==> flow/design.v <==
module duc(
input wire clk,rst,          
input wire signed [5:0] I_DUC,Q_DUC,
output reg signed [6:0] OUT_DUC
);
reg signed [5:0] TEMP_I,TEMP_Q;
reg signed [1:0] NCOS,NSIN;   
integer i;
always @(posedge clk,negedge rst) 
     begin
         if(!rst)
         OUT_DUC <=7'sd0;
     else
         OUT_DUC <= TEMP_I+TEMP_Q;
     end
always @(posedge clk,negedge rst) begin
if(!rst)
i<=0;
else begin
     if(i==3)
         i<=0;
     else
         i<=i+1;
end
end	 
always @(*) begin
     if(i==0) begin
         NSIN=2'sd1;
         NCOS=2'sd0;
	 end
	 else if(i==1) begin
	     NSIN=2'sd0;
         NCOS=-2'sd1;
	 end
	 else if(i==2) begin
	     NSIN=-2'sd1;
         NCOS=2'sd0;
	 end	 
	 else if(i==3) begin
	     NSIN=2'sd0;
         NCOS=2'sd1;
	 end
     else begin
	     NSIN=2'bxx;
         NCOS=2'bxx;         
     end	 
end
always @(*)
     begin
         case(NCOS)
		 2'sb00:TEMP_I=0;
		 2'sb01:TEMP_I=I_DUC;
		 2'sb11:TEMP_I= -I_DUC;
		 2'sb10:TEMP_I=5'sbx;
		 endcase
         case(NSIN)
		 2'sb00:TEMP_Q=0;
		 2'sb01:TEMP_Q=Q_DUC;
		 2'sb11:TEMP_Q= -Q_DUC;
		 2'sb10:TEMP_Q=5'sbx;
		 endcase		 
     end	 
endmodule 
# --- Step by step through the tools: duc ---
# What the tools print for duc, step after step.
# Line numbers count from 1 in the design file above.
design:
  top_module: "duc"
  clock_port: "clk"
  library: "sky130hd"
  corner: "tt_025C_1v80"

# --- Word-level counts ---
# Yosys after proc, flatten, opt, wreduce and memory -nomap, before mapping. Enables and synchronous resets that opt folds into registers are not counted as muxes. Memory bits, and registers merged into a memory's read port (data or address), are not among the register bits. Print and check cells are not counted. Equal cells are merged and count once.
word_totals:
  ff_bits: 39
  latchBits: 0
  ramBits: 0
  romBits: 0
  clocked_rd_ports_x_width: 0
  memories: 0
  wordCells: 27
classes:
  addsub: 4
  mul: 0
  n_div: 0
  compare: 0
  eq_ne: 7
  n_shift: 0
  mux: 11
  bitwise: 0
  n_reduce_logical: 3
op_table:
  columns: ["op", "n"]
  rows:
  - ["32-bit by 3-bit equality test with 1-bit output with constant B", 2]
  - ["6-bit parallel mux with 3-bit select", 2]
  - ["32-bit by 2-bit adder with 32-bit output with constant B", 1]
  - ["32-bit by 2-bit equality test with 1-bit output with constant B", 1]
  - ["32-bit zero test", 1]
  - ["32-bit two-way mux", 1]
  - ["2-bit two-way mux", 8]
  - ["6-bit negator", 2]
  - ["6-bit by 6-bit adder with 7-bit output", 1]
  - ["2-bit by 1-bit equality test with 1-bit output with constant B", 2]
  - ["2-bit equality test with constant B", 2]
  - ["2-bit zero test", 2]

# --- Longest topological paths ---
# Longest topological path by Yosys (ltp), each cell counted once; first at word level (registers and memories cut), then after technology mapping (sequential cells cut; the memories' decode and read muxes count).
logic_depth:
  depth_word: 8
  abc_area: 0
  depth_mapped: 11

# --- After synthesis ---
# The flow's flattened synthesis, as Yosys stat reports it; memories are mapped. The netlist is that of the ABC_AREA named above (0 if unset); the other value can give another one.
mapped:
  cell_count: 238
  mapped_area_um2: 2308.5
  ff_cells: 39
  buf_cells: 4
by_type:
  columns: ["cell_type", "n", "area_total_um2"]
  rows:
  - ["sky130_fd_sc_hd__dfrtp_1", 39, 975.936]
  - ["sky130_fd_sc_hd__xnor2_1", 26, 227.718]
  - ["sky130_fd_sc_hd__ha_1", 12, 150.144]
  - ["sky130_fd_sc_hd__nand4_1", 13, 81.328]
  - ["sky130_fd_sc_hd__nand3_1", 13, 65.062]
  - ["sky130_fd_sc_hd__a21oi_1", 12, 60.058]
  - ["sky130_fd_sc_hd__nor2_1", 16, 60.058]
  - ["sky130_fd_sc_hd__nand2_1", 15, 56.304]
  - ["sky130_fd_sc_hd__nor4_1", 9, 56.304]
  - ["sky130_fd_sc_hd__xor2_1", 6, 52.55]
  - ["sky130_fd_sc_hd__nor3_1", 10, 50.048]
  - ["sky130_fd_sc_hd__inv_1", 13, 48.797]
  - ["sky130_fd_sc_hd__o31ai_1", 6, 45.043]
  - ["sky130_fd_sc_hd__a21o_1", 4, 30.029]
  - ["sky130_fd_sc_hd__and4_1", 3, 26.275]
  - ["sky130_fd_sc_hd__and3_1", 4, 25.024]
  - ["sky130_fd_sc_hd__o211ai_1", 3, 22.522]
  - ["sky130_fd_sc_hd__nor4_4", 1, 21.27]
# Other cell types: 26; their cells: 33.

# --- Path before layout ---
# Path of least setup slack by OpenSTA after synthesis, without wires, with an ideal clock, recovery checks aside; 20% of the period is set as input and as output delay. Where synthesis merged equal registers, the netlist keeps one of their names.
synth_timing:
  path_type: "reg2reg"
  start: "register i[0]"
  end: "register OUT_DUC[5]"
  tclk_ns: 2.39
  setup_time_ns: 0.090
  t_arrival_ns: 2.492
  t_required_ns: 2.300
  setup_slack_ns: -0.191
  path_delay_ns: 2.582
  path_stages: 9
  n_path_buf: 0
  synth_period_reached_ns: 2.581
# "path_delay_ns" = arrival - input delay + setup time.
# "path_stages": output pins that drive a net of the path, with the launching flip-flop's if there is one; two outputs of one cell count as two.
# "synth_period_reached_ns" is the clock period less the worst setup slack; recovery checks do not enter. This is arithmetic on one report: input and output delays are still those of the set period (20% each).
# Between the ends stands the longest chain of elaborated cells between them, by number of cells; it is not shown to be the way that was timed. Of several equally long chains one is given.
# Each line given opens the expression or statement behind the cell; cells for indexed reads and writes are added by Yosys, which also makes memories of some case tables.
# At most two assigning lines are given for a register; there are more.
synth_via:
  cell_sequence: "sky130_fd_sc_hd__dfrtp_1 sky130_fd_sc_hd__inv_1 sky130_fd_sc_hd__ha_1 sky130_fd_sc_hd__or3b_2 sky130_fd_sc_hd__or3_1 sky130_fd_sc_hd__a21oi_1 sky130_fd_sc_hd__ha_1 sky130_fd_sc_hd__or4_1 sky130_fd_sc_hd__o2111ai_1"
  elab_chain_len: 8
  cone_cells: 21
synth_lines:
  columns: ["element", "line", "rtl"]
  rows:
  - ["from (decl)", 8, "integer i;"]
  - ["from (assign)", 18, "i<=0;"]
  - ["from (assign)", 23, "i<=i+1;"]
  - ["32-bit by 3-bit equality test with 1-bit output", 39, "else if(i==3) begin"]
  - ["2-bit two-way mux", 39, null]
  - ["2-bit two-way mux", 35, "else if(i==2) begin"]
  - ["2-bit two-way mux", 31, "else if(i==1) begin"]
  - ["2-bit two-way mux", 27, "if(i==0) begin"]
  - ["2-bit equality test", 50, "case(NCOS)"]
  - ["6-bit parallel mux with 3-bit select", 50, null]
  - ["6-bit by 6-bit adder with 7-bit output", 14, "OUT_DUC <= TEMP_I+TEMP_Q;"]
  - ["to (assign)", 12, "OUT_DUC <=7'sd0;"]
  - ["to (assign)", 14, null]
  - ["to (decl)", 4, "output reg signed [6:0] OUT_DUC"]

# --- Worst path after layout ---
# From the final timing report of flow run A: the path of least setup slack in the routed layout; clock arrival at registers is part of the times.
layout_timing:
  path_type: "in2reg"
  start: "input I_DUC[0]"
  end: "register OUT_DUC[5]"
  tclk_ns: 2.79
  setup_time_ns: 0.08
  t_arrival_ns: 2.88
  t_required_ns: 2.99
  setup_slack_ns: 0.11
  path_stages: 11
  n_path_buf: 1
# Between the ends stands the longest chain of elaborated cells between them, by number of cells; it is not shown to be the way that was timed. Of several equally long chains one is given.
layout_via:
  cell_sequence: "sky130_fd_sc_hd__clkdlybuf4s50_1 sky130_fd_sc_hd__inv_1 sky130_fd_sc_hd__ha_2 sky130_fd_sc_hd__nand4bb_1 sky130_fd_sc_hd__a21oi_1 sky130_fd_sc_hd__o31ai_1 sky130_fd_sc_hd__o31ai_2 sky130_fd_sc_hd__ha_1 sky130_fd_sc_hd__inv_1 sky130_fd_sc_hd__or4_1 sky130_fd_sc_hd__o2111ai_1"
  elab_chain_len: 3
  cone_cells: 3
  cone_lines: 3
layout_lines:
  columns: ["element", "line", "rtl"]
  rows:
  - ["from (decl)", 3, "input wire signed [5:0] I_DUC,Q_DUC,"]
  - ["6-bit negator", 53, "2'sb11:TEMP_I= -I_DUC;"]
  - ["6-bit parallel mux with 3-bit select", 50, "case(NCOS)"]
  - ["6-bit by 6-bit adder with 7-bit output", 14, "OUT_DUC <= TEMP_I+TEMP_Q;"]
  - ["to (assign)", 12, "OUT_DUC <=7'sd0;"]
  - ["to (assign)", 14, null]
  - ["to (decl)", 4, "output reg signed [6:0] OUT_DUC"]

Add stored flow runs of duc

Settings and measured results of 2 stored flow runs for module duc (sky130hd), not sorted in any way. The constraints put input and output delay at 20% of the set period each and load the outputs with 0.01 pF.
By "achievedPeriod_ns" is meant the clock period of the run minus its worst setup slack. This is arithmetic on one report: input and output delays are still those of the set period (20% each).
"timing.worst_path_ns" is the time allowed to the run's worst setup path (the clock period less input and output delay, where it has them) less its slack. Clock arrival times count: a late capture clock shortens it, a late launch clock lengthens it.
By "power_mw" is meant OpenSTA's value without simulated activity: inputs other than the clock are taken to toggle once in ten clock periods, and the tool carries that through the logic.

--- flow run A ---
==> flow/run.sh <==
#!/bin/bash
# the make line also repeats the synthesis and layout settings of config.mk as NAME=value (left out here)
make -C /OpenROAD-flow-scripts/flow DESIGN_CONFIG=/design/flow/config.mk WORK_HOME=/design/flow/orfs CLKGATE_MAP_FILE= finish
==> flow/config.mk <==
export PLATFORM = sky130hd
export DESIGN_NAME = duc
export DESIGN_NICKNAME = duc
export VERILOG_FILES = /design/flow/design.v
export SDC_FILE = /design/flow/constraint.sdc
export NUM_CORES = 4
export LEC_CHECK = 0
export ABC_AREA = 0
export CAP_MARGIN = 0
export CELL_PAD_IN_SITES_GLOBAL_PLACEMENT = 1
export CORE_MARGIN = 2
export CORE_UTILIZATION = 19
export MAX_ROUTING_LAYER = met4
export PLACE_DENSITY_LB_ADDON = 0.17
export SLEW_MARGIN = 20
==> flow/constraint.sdc <==
create_clock -name core_clock -period 2.79 [get_ports {clk}]
set_input_delay 0.5580 -clock core_clock [delete_from_list [all_inputs] [get_ports {clk}]]
set_output_delay 0.5580 -clock core_clock [all_outputs]
set_load 0.01 [all_outputs]

==> results, as YAML <==
results:
  die_footprint_um2: 13047.4
  finalUtil_pct: 28.5
  timing.worst_path_ns: 2.12
  critical_path_type: "in2reg"
  timing.setup.ws_ns: 0.107
  achievedPeriod_ns: 2.683
  final_stdcell_area_um2: 3392.0
  power_mw: 1.365
  ys_area_um2: 2308.5

--- flow run B ---
==> flow/run.sh <==
#!/bin/bash
# the make line also repeats the synthesis and layout settings of config.mk as NAME=value (left out here)
make -C /OpenROAD-flow-scripts/flow DESIGN_CONFIG=/design/flow/config.mk WORK_HOME=/design/flow/orfs CLKGATE_MAP_FILE= finish
==> flow/config.mk <==
export PLATFORM = sky130hd
export DESIGN_NAME = duc
export DESIGN_NICKNAME = duc
export VERILOG_FILES = /design/flow/design.v
export SDC_FILE = /design/flow/constraint.sdc
export NUM_CORES = 4
export LEC_CHECK = 0
export CAP_MARGIN = 20
export CORE_MARGIN = 2
export CORE_UTILIZATION = 40
export SLEW_MARGIN = 20
==> flow/constraint.sdc <==
create_clock -name core_clock -period 4.67 [get_ports {clk}]
set_input_delay 0.9340 -clock core_clock [delete_from_list [all_inputs] [get_ports {clk}]]
set_output_delay 0.9340 -clock core_clock [all_outputs]
set_load 0.01 [all_outputs]

==> results, as YAML <==
results:
  achievedPeriod_ns: 3.146
  timing.worst_path_ns: 2.21
  critical_path_type: "in2reg"
  die_footprint_um2: 6395.2
  ys_area_um2: 2308.5
  finalUtil_pct: 48.2
  power_mw: 0.6115
  timing.setup.ws_ns: 1.524
  final_stdcell_area_um2: 2671.3
